==> flow/design.v <==
module DFFModule (U, Q, _Q, T, D, _PC, _PS, _SC);
    input   U;
    output  Q;
    output _Q;
    input   T;
    input   D;
    input _PC;
    input _PS;
    input _SC;
    wire a, b, c, d, e, f;
    assign  Q = e;
    assign _Q = f;
    StandCell AA (U, a, b & d & _PS);
    StandCell BB (U, b, a & T & _PC);
    StandCell CC (U, c, d & T & b);
    StandCell DD (U, d, c & D & _PC & _SC);
    StandCell EE (U, e, f & b & _PS);
    StandCell FF (U, f, e & c & _PC);
endmodule
module StandCell (U, _Q, D);
    input   U;
    output _Q;
    input   D;
    reg    _Q;
    reg[2:0] tphl;
    reg[4:0] tplh;
    always @ (posedge U) begin
        if (D) begin
            tplh <= 0;
            if (tphl != 7) begin
                _Q <= 1;
                tphl <= tphl + 3'b1;
            end else begin
                _Q <= 0;
            end
        end else begin
            tphl <= 0;
            if (tplh != 31) begin
                _Q <= 0;
                tplh <= tplh + 5'b1;
            end else begin
                _Q <= 1;
            end
        end
    end
endmodule
Tool chain data of DFFModule
What the tools print for DFFModule, step after step.
Line numbers count from 1 in the design file above.
Operators: Yosys type, input widths -> output width; for muxes data width and select width s.
Library cell names are shortened.
The mark - stands for no value.

design
  top module = DFFModule
  clock port = U
  library = sky130hd
  corner = tt_025C_1v80

Word level
Counts by Yosys on the flattened word-level netlist (proc, flatten, opt, wreduce; memories kept). Register bits leave out memories and registers merged into their read ports (data or address); mux counts leave out enables and synchronous resets folded into registers. Print and check cells are left out. Cells with the same type and inputs are merged into one.

bit counts
  register bits after elaboration = 54
  output and inout bits = 2
  elaborated cells = 73

cells by class
  add/sub/neg operators = 12
  equality and inequality tests = 12
  mux-type cells = 18
  bitwise gates (word level) = 13

operators by type and width
  cell                 count
  $add 5x1->5 const B  6
  $ne 5x5->1 const B   6
  $add 3x1->3 const B  6
  $ne 3x3->1 const B   6
  $mux 1               18
  $and 1x1->1          13

Depth
Longest topological path by Yosys (ltp), each cell counted once; first at word level (registers and memories cut), then after technology mapping (sequential cells cut; the memories' decode and read muxes count).

logic depth
  word-level depth = 4
  ABC_AREA = 0
  depth in mapped cells = 6
  depth with buffers taken out = 6

Synthesis result
Yosys stat after the flow's synthesis: flattened, memories mapped to cells. It holds for the ABC_AREA given above (unset counts as 0); a run with the other value may have another netlist.
Totals and module areas in this step are rounded.

mapped netlist
  standard cells after synthesis = 222
  chip area (Yosys) = 2340 µm²
  sequential area = 1080 µm²
  flip-flops = 54
  buffer cells = 0

cell types
  cell      count
  dfxtp_1   54
  ha_1      30
  mux2i_1   24
  nor2_1    48
  xor2_1    18
  and3_1    11
  nand4b_1  6
  xnor2_1   6
  nor2b_1   6
  o21ai_0   6
  nand3_1   5
  nand2_1   6
  and4_1    1
  nand4_1   1

The figures by module come from a second, unflattened synthesis with its own total; it is not the netlist above.

second synthesis, totals
  cell total of the unflattened synthesis = 222
  area total of the unflattened synthesis = 2410 µm²

Each row is one instance without its submodules.

modules
  module     times used  cells  area (µm²)
  StandCell  6           36     395
  DFFModule  1           6      41.3

Timing after synthesis
Path of least setup slack by OpenSTA after synthesis, without wires, with an ideal clock, recovery checks aside; 20% of the period is set as input and as output delay. Where synthesis merged equal registers, the netlist keeps one of their names.

path post-synthesis
  path kind = reg-to-reg
  start point = register CC.tplh[0]
  end point = register CC.tplh[3]
  period = 1.87 ns
  library setup time = 0.118 ns
  launch time at the first pin = 0.000 ns
  arrival time = 1.303 ns
  required time = 1.752 ns
  setup slack = 0.449 ns
  delay of the path = 1.421 ns
  stages on the path = 7
  buffers on the path = 0
  synthesis period reached = 1.421 ns

"delay of the path" is the arrival time less input delay plus setup time.
"stages on the path" counts driving pins, that of a launching flip-flop among them; a cell with two outputs on the path counts twice.
"synthesis period reached" is the clock period less the worst setup slack; recovery checks do not enter. This is arithmetic on one report: input and output delays are still those of the set period (20% each).
Between the ends stands the longest chain of elaborated cells between them, by number of cells; it is not shown to be the way that was timed. Of several equally long chains one is given.
A line is the first line of the expression or statement that the cell stems from. Yosys adds cells for indexed reads and writes and turns some case tables into memories.

between the ends, post-synthesis
  cells stage by stage = dfxtp_1 -> ha_1 -> and3_1 -> ha_1 -> nand4b_1 -> xor2_1 -> nor2_1
  cells in the longest elaborated chain = 1

RTL lines, path post-synthesis
  item             line  source
  start, declared  26    reg[4:0] tplh;
  start, assigned  29    tplh <= 0;
  start, assigned  40    tplh <= tplh + 5'b1;
  $add 5x1->5      40
  end, assigned    29
  end, assigned    40
  end, declared    26

Path in the finished layout
Path of least setup slack in the final report of flow run A (OpenROAD, finished layout, wires in). Where an end is a register, its clock arrival counts in the times.

path after layout
  path kind = reg-to-output
  start point = register EE._Q
  end point = output Q
  period = 2.12 ns
  launch time at the first pin = 0.30 ns
  arrival time = 1.26 ns
  required time = 1.70 ns
  setup slack = 0.44 ns
  stages on the path = 2
  buffers on the path = 1

A register here has more assigning lines than the two given.

between the ends, after layout
  cells stage by stage = dfxtp_1 -> clkdlybuf4s50_1
  cells in the longest elaborated chain = 0

RTL lines, path after layout
  item             line  source
  start, declared  22    output _Q;
  start, assigned  31    _Q <= 1;
  start, assigned  34    _Q <= 0;
  end, declared    3     output  Q;

# Flow runs of DFFModule

Measured data: module DFFModule, platform sky130hd, 2 stored runs of the flow under differing settings, order arbitrary. Input and output delays are each 20% of the period that was set; the output load is 0.01 pF.
"time on the worst setup path" is the time allowed to the run's worst setup path (the clock period less input and output delay, where it has them) less its slack. Clock arrival times count: a late capture clock shortens it, a late launch clock lengthens it.
The results are shown rounded.
A setting shown as - is not set for that run.

setting or result                       flow run A     flow run B
period_ns                               2.12           1.6
CORE_UTILIZATION                        21             40
GPL_ROUTABILITY_DRIVEN                  0              -
SLEW_MARGIN                             25             20
MAX_ROUTING_LAYER                       met5           -
CAP_MARGIN                              20             20
CORE_MARGIN                             2              2
SETUP_SLACK_MARGIN                      -              -0.14
worst setup slack after layout (ns)     0.436          0.058
mapped cell area after synthesis (µm²)  2340           2340
utilization in the final report (%)     24.6           47.1
die area (µm²)                          12000          6470
standard-cell area after layout (µm²)   2670           2630
time on the worst setup path (ns)       1.26           1.22
critical path type                      reg-to-output  reg-to-output
