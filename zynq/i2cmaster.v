==> flow/design.v <==
module i2cmaster (CLOCK, RESET, wrcmd, command, status, sclo, sdao, sdai, state, counthi);
    input CLOCK, RESET, wrcmd, sdai;
    output reg sclo, sdao;
    input[63:00] command;
    output reg[63:00] status;
    reg[63:00] comand;
    reg[7:0] count;
    wire[2:0] countlo;
    output[4:0] counthi;
    output reg[2:0] state;
    assign countlo = count[2:0];
    assign counthi = count[7:3];
    localparam[2:0] IDLE  = 0;
    localparam[2:0] START = 1;
    localparam[2:0] BEGIN = 2;
    localparam[2:0] READ  = 3;
    localparam[2:0] WRITE = 4;
    localparam[2:0] STOP  = 5;
    always @(posedge CLOCK or posedge RESET) begin
        if (RESET) begin
            comand <= 0;
            sclo   <= 1;
            sdao   <= 1;
            state  <= IDLE;
            status <= 0;
        end else if (wrcmd) begin
            comand <= command;
            count  <= 0;
            sclo   <= 1;
            sdao   <= 1;
            state  <= START;
            status[63:62] <= 2'b10;
        end else begin
            case (state)
            START:
                begin
                    if (countlo != 7) begin
                        count <= count + 1;
                    end else begin
                        case (count[6:3])
                        0:
                            begin
                                count <= count + 1;
                                sdao  <= 0;
                            end
                        1:
                            begin
                                count <= count + 1;
                                sclo  <= 0;
                            end
                        2:
                            begin
                                state <= BEGIN;
                            end
                        endcase
                    end
                end
            BEGIN:
                begin
                    count  <= 0;
                    case (comand[63:62])
                    2'b00:   
                        begin
                            sdao  <= 0;
                            state <= STOP;
                        end
                    2'b01:   
                        begin
                            sclo  <= 1;
                            sdao  <= 1;
                            state <= START;
                        end
                    2'b10:   
                        begin
                            sdao  <= 1;
                            state <= READ;
                        end
                    2'b11:   
                        begin
                            sdao  <= comand[61];
                            state <= WRITE;
                        end
                    endcase
                    comand <= { comand[61:00], 2'b00 };
                end
            STOP:
                begin
                    if (countlo != 7) begin
                        count <= count + 1;
                    end else begin
                        case (count[6:3])
                        0:
                            begin
                                count <= count + 1;
                                sclo <= 1;
                            end
                        1:
                            begin
                                count <= count + 1;
                                sdao  <= 1;
                            end
                        2:
                            begin
                                state <= IDLE;
                                status[63:62] <= 2'b00;
                            end
                        endcase
                    end
                end
            READ:
                begin
                    if (countlo != 7) begin
                        count <= count + 1;
                    end else begin
                        case (counthi)
                        0, 2, 4, 6, 8, 10, 12, 14:
                            begin
                                count <= count + 1;
                                sclo  <= 1;
                            end
                        1, 3, 5, 7, 9, 11, 13:
                            begin
                                count <= count + 1;
                                sclo  <= 0;
                                status[55:00] = { status[54:00], sdai };
                            end
                        15:
                            begin
                                count <= count + 1;
                                sclo  <= 0;
                                sdao  <= 0;
                                status[55:00] = { status[54:00], sdai };
                            end
                        16:
                            begin
                                count <= count + 1;
                                sclo  <= 1;
                            end
                        17:
                            begin
                                count <= count + 1;
                                sclo  <= 0;
                            end
                        18:
                            begin
                                state <= BEGIN;
                            end
                        endcase
                    end
                end
            WRITE:
                begin
                    if (countlo != 7) begin
                        count <= count + 1;
                    end else begin
                        case (counthi)
                        0, 3, 6, 9, 12, 15, 18, 21:
                            begin
                                count <= count + 1;
                                sclo  <= 1;
                            end
                        1, 4, 7, 10, 13, 16, 19, 22:
                            begin
                                count <= count + 1;
                                sclo  <= 0;
                            end
                        2, 5, 8, 11, 14, 17, 20:
                            begin
                                comand <= { comand[62:00], 1'b0 };
                                count  <= count + 1;
                                sdao   <= comand[62];
                            end
                        23:
                            begin
                                comand <= { comand[62:00], 1'b0 };
                                count  <= count + 1;
                                sdao   <= 1;
                            end
                        24:
                            begin
                                count <= count + 1;
                                sclo  <= 1;
                            end
                        25:
                            begin
                                if (sdai) begin
                                    comand[63] <= 1'b0;
                                    status[63:62] <= 2'b01;
                                    state <= IDLE;
                                end else begin
                                    count <= count + 1;
                                    sclo  <= 0;
                                end
                            end
                        26:
                            begin
                                state <= BEGIN;
                            end
                        endcase
                    end
                end
            STOP:
                begin
                    if (countlo != 7) begin
                        count <= count + 1;
                    end else begin
                        case (counthi)
                        0:
                            begin
                                count <= count + 1;
                                sclo  <= 1;
                            end
                        1:
                            begin
                                count <= count + 1;
                                sdao  <= 1;
                            end
                        2:
                            begin
                                state <= IDLE;
                                status[63:62] <= 2'b00;
                            end
                        endcase
                    end
                end
            endcase
        end
    end
endmodule
-- Reports on i2cmaster
The steps from the RTL of i2cmaster to its reports follow in flow order.
Line numbers count from 1 in the design file above.
Operators carry their Yosys type and port widths (W data, S select, Z words).
Library cell names are shortened.
A cell with n/a has no value.
- design top: i2cmaster
- clock input: CLOCK
- cell library: sky130hd
- timing corner: tt_025C_1v80

-- Word level
Source: Yosys, flattened and elaborated, memories not mapped. Widths are those after wreduce. Registers that Yosys merges into a memory's read port (data or address) are not register bits. Print and check cells do not count. Equal cells are merged and count once.
- bits of input ports: 68
- elaborated cells: 160
- output and inout port bits at 74
- flip-flop bits (word level): 135
- noted eq/ne operators: 63
- noted $add $sub $neg: 1
- muxes and demuxes at 59
- reduce/logical cells: 26
- noted bitwise operators: 3
- operators with widths (operator ; count):
    $mux W63 ; 3
    $pmux W63 S2 ; 1
    $eq A5 B5 Y1 const B ; 11
    $ne A3 B3 Y1 const B ; 16
    $mux W8 ; 6
    $eq A5 B4 Y1 const B ; 8
    $pmux W8 S4 ; 1
    $ne A4 B4 Y1 const B ; 7
    $reduce_or A9 Y1 ; 3
    $mux W3 ; 9
    $reduce_or A25 Y1 ; 1
    $reduce_or A8 Y1 ; 3
    $eq A5 B3 Y1 const B ; 4
    $mux W1 ; 20
    $reduce_or A18 Y1 ; 1
    $pmux W8 S2 ; 1
    $ne A5 B5 Y1 const B ; 3
    $pmux W3 S5 ; 1
    $pmux W3 S4 ; 1
    $mux W2 ; 6
    $reduce_and A11 Y1 ; 1
    $reduce_and A10 Y1 ; 1
    $eq A5 B2 Y1 const B ; 2
    $pmux W1 S5 ; 2
    $reduce_and A9 Y1 ; 1
    $reduce_and A4 Y1 ; 2
    $add A8 B1 Y8 const B ; 1
    $pmux W1 S2 ; 4
Not listed: further kinds 23, cells in them 32.

-- Longest topological paths
Longest topological path by Yosys (ltp), each cell counted once; first at word level (registers and memories cut), then after technology mapping (sequential cells cut; the memories' decode and read muxes count).
- noted word-level depth: 6
- noted ABC_AREA: 0
- mapped depth: 10
- mapped depth without buffers at 7

-- Netlist
The flow's flattened synthesis, as Yosys stat reports it; memories are mapped. The netlist is that of the ABC_AREA named above (0 if unset); the other value can give another one.
Totals and module areas in this step are rounded.
- cells by type (cell ; count ; area in all (sq um)):
    dfrtp_1 ; 125 ; 3128
    a21oi_1 ; 134 ; 670.643
    mux2_1 ; 56 ; 630.605
    nand2_1 ; 139 ; 521.75
    o21ai_1 ; 98 ; 490.47
    edfxtp_1 ; 8 ; 240.23
    o21ai_0 ; 39 ; 195.187
    clkbuf_1 ; 35 ; 131.376
    ha_1 ; 7 ; 87.584
    buf_4 ; 11 ; 82.579
    buf_2 ; 16 ; 80.077
    nor2_1 ; 21 ; 78.826
    buf_6 ; 6 ; 67.565
    dfstp_2 ; 2 ; 52.55
    xnor2_1 ; 5 ; 43.792
    buf_1 ; 11 ; 41.29
    xor2_1 ; 4 ; 35.034
    inv_1 ; 9 ; 33.782
Other cell types: 39; their cells: 77.
- noted mapped flip-flops: 135
- area of sequential cells: 0.00342 sq mm
- standard cells after synthesis: 803
- cell area after synthesis: 0.00722 sq mm
- buffers at 79

-- Path before layout
OpenSTA on the mapped netlist: ideal clock, no wires. The path of least setup slack (recovery checks aside). Input and output delay are each 20% of the period. Register names are those of the netlist, which keeps one name where synthesis merged equal registers.
- kind: register to register
- start point: register state[0]
- end point: register count[0]
- noted path slack: -67 ps
- arrival at 2049 ps
- noted buffers on the path: 2
- data required time: 1982 ps
- period: 2360 ps
- setup time: 378 ps
- noted time at the first pin: 0 ps
- stages: 8
- path delay at 2427 ps
- noted period reached after synthesis: 2427 ps
"path delay" is the arrival time less input delay plus setup time.
"stages" counts driving pins, that of a launching flip-flop among them; a cell with two outputs on the path counts twice.
"period reached after synthesis" = period - worst setup slack (recovery checks aside). The figure is calculated, with input and output delays left at 20% of the set period.
The rows between start and end are the longest chain of elaborated cells between them; the timing report does not say that the signal goes this way. Where chains are equally long, one stands for them.
Each line given opens the expression or statement behind the cell; cells for indexed reads and writes are added by Yosys, which also makes memories of some case tables.
A register here has more assigning lines than the two given.
Only ways into the end's enable, where the timed path ends, are counted here.
- cell sequence: dfrtp_1 -> clkbuf_1 -> clkbuf_1 -> nor3_1 -> a21oi_1 -> o22ai_1 -> a211o_1 -> a31oi_1
- cells in the longest elaborated chain: 3
- noted elaborated cells between the ends (all ways): 10
- noted RTL lines with such cells: 1
- classes of those cells: 8 x eq/ne; 2 x reduce/logical
- ends and longest elaborated chain, post-synthesis (element ; line ; source):
    start: declaration ; 10 ; output reg[2:0] state;
    start: assignment ; 24 ; state  <= IDLE;
    start: assignment ; 31 ; state  <= START;
    $eq A3 B3 Y1 ; 34 ; case (state)
    $ne A5 B5 Y1 ; n/a ;
    $reduce_and A5 Y1 ; n/a ;
    end: assignment ; 38 ; count <= count + 1;
    end: assignment ; 43 ; count <= count + 1;
    end: declaration ; 7 ; reg[7:0] count;

-- Worst path after layout
Path of least setup slack in the final report of run A (OpenROAD, finished layout, wires in). Where an end is a register, its clock arrival counts in the times.
The report prints the path's times to 10 ps; the period is as set.
- kind: register to register
- start point: register state[0]
- end point: register comand[30]
- noted path slack: -560 ps
- setup time: 80 ps
- arrival at 2560 ps
- noted time at the first pin: 420 ps
- noted buffers on the path: 1
- data required time: 2000 ps
- period: 1660 ps
- stages: 8
The rows between start and end are the longest chain of elaborated cells between them; the timing report does not say that the signal goes this way. Where chains are equally long, one stands for them.
A register here has more assigning lines than the two given.
- cell sequence: dfrtp_2 -> nor4b_4 -> inv_2 -> a2111oi_4 -> nand2b_4 -> buf_12 -> nand2_1 -> o21ai_1
- cells in the longest elaborated chain: 3
- noted elaborated cells between the ends (all ways): 8
- noted RTL lines with such cells: 2
- classes of those cells: 4 x eq/ne; 2 x mux; 2 x reduce/logical
- ends and longest elaborated chain, after layout (element ; line ; source):
    start: declaration ; 10 ; output reg[2:0] state;
    start: assignment ; 24 ; state  <= IDLE;
    start: assignment ; 31 ; state  <= START;
    $eq A3 B3 Y1 ; 34 ; case (state)
    $pmux W63 S2 ; 34 ;
    $mux W63 ; 26 ; end else if (wrcmd) begin
    end: assignment ; 27 ; comand <= command;
    end: assignment ; 84 ; comand <= { comand[61:00], 2'b00 };
    end: declaration ; 6 ; reg[63:00] comand;

Design i2cmaster on sky130hd. What follows are 2 stored runs of the flow, each under its own settings; their order means nothing. The constraints put input and output delay at 20% of the set period each and load the outputs with 0.01 pF.
"achieved period" is the run's clock period less its worst setup slack. It is reckoned from that one timing run; input and output delays stay at 20% of the period that was set.
"time used up by the worst setup path" is the time allowed to the run's worst setup path (the clock period less input and output delay, where it has them) less its slack. Clock arrival times count: a late capture clock shortens it, a late launch clock lengthens it.
"power" rests on the timing tool's default activity at the inputs, not on a simulated workload.
"time used up by the worst setup path" is given in steps of 10 ps.
Values from the reports are rounded here.

Run A
Settings were period_ns = 1.66; CORE_UTILIZATION = 28; PLACE_DENSITY_LB_ADDON = 0.05; CORE_ASPECT_RATIO = 0.95; CELL_PAD_IN_SITES_DETAIL_PLACEMENT = 2; TNS_END_PERCENT = 100; GPL_ROUTABILITY_DRIVEN = 1; CTS_CLUSTER_DIAMETER = 374; SLEW_MARGIN = 25; MAX_ROUTING_LAYER = met4; CAP_MARGIN = 20; CORE_MARGIN = 2
- noted the synthesized cell area: 0.00722 sq mm
- area inside the die boundary at 0.0271 sq mm
- noted the standard-cell area after layout: 0.0115 sq mm
- utilization: 45.1 %
- worst setup slack after layout: -561 ps
- noted the summed negative setup slack: -56200 ps
- power at 0.0125 W
- achieved period at 2221 ps
- time used up by the worst setup path at 2220 ps
- class of the worst setup path: register to register

Run B
Settings were period_ns = 2.46; CORE_UTILIZATION = 48; CAP_MARGIN = 20; CORE_MARGIN = 2; SLEW_MARGIN = 20
- noted the synthesized cell area: 0.00722 sq mm
- area inside the die boundary at 0.016 sq mm
- noted the standard-cell area after layout: 0.00934 sq mm
- utilization: 64.0 %
- worst setup slack after layout: 133 ps
- noted the summed negative setup slack: 0 ps
- power at 0.00726 W
- achieved period at 2327 ps
- time used up by the worst setup path at 1830 ps
- class of the worst setup path: register to output
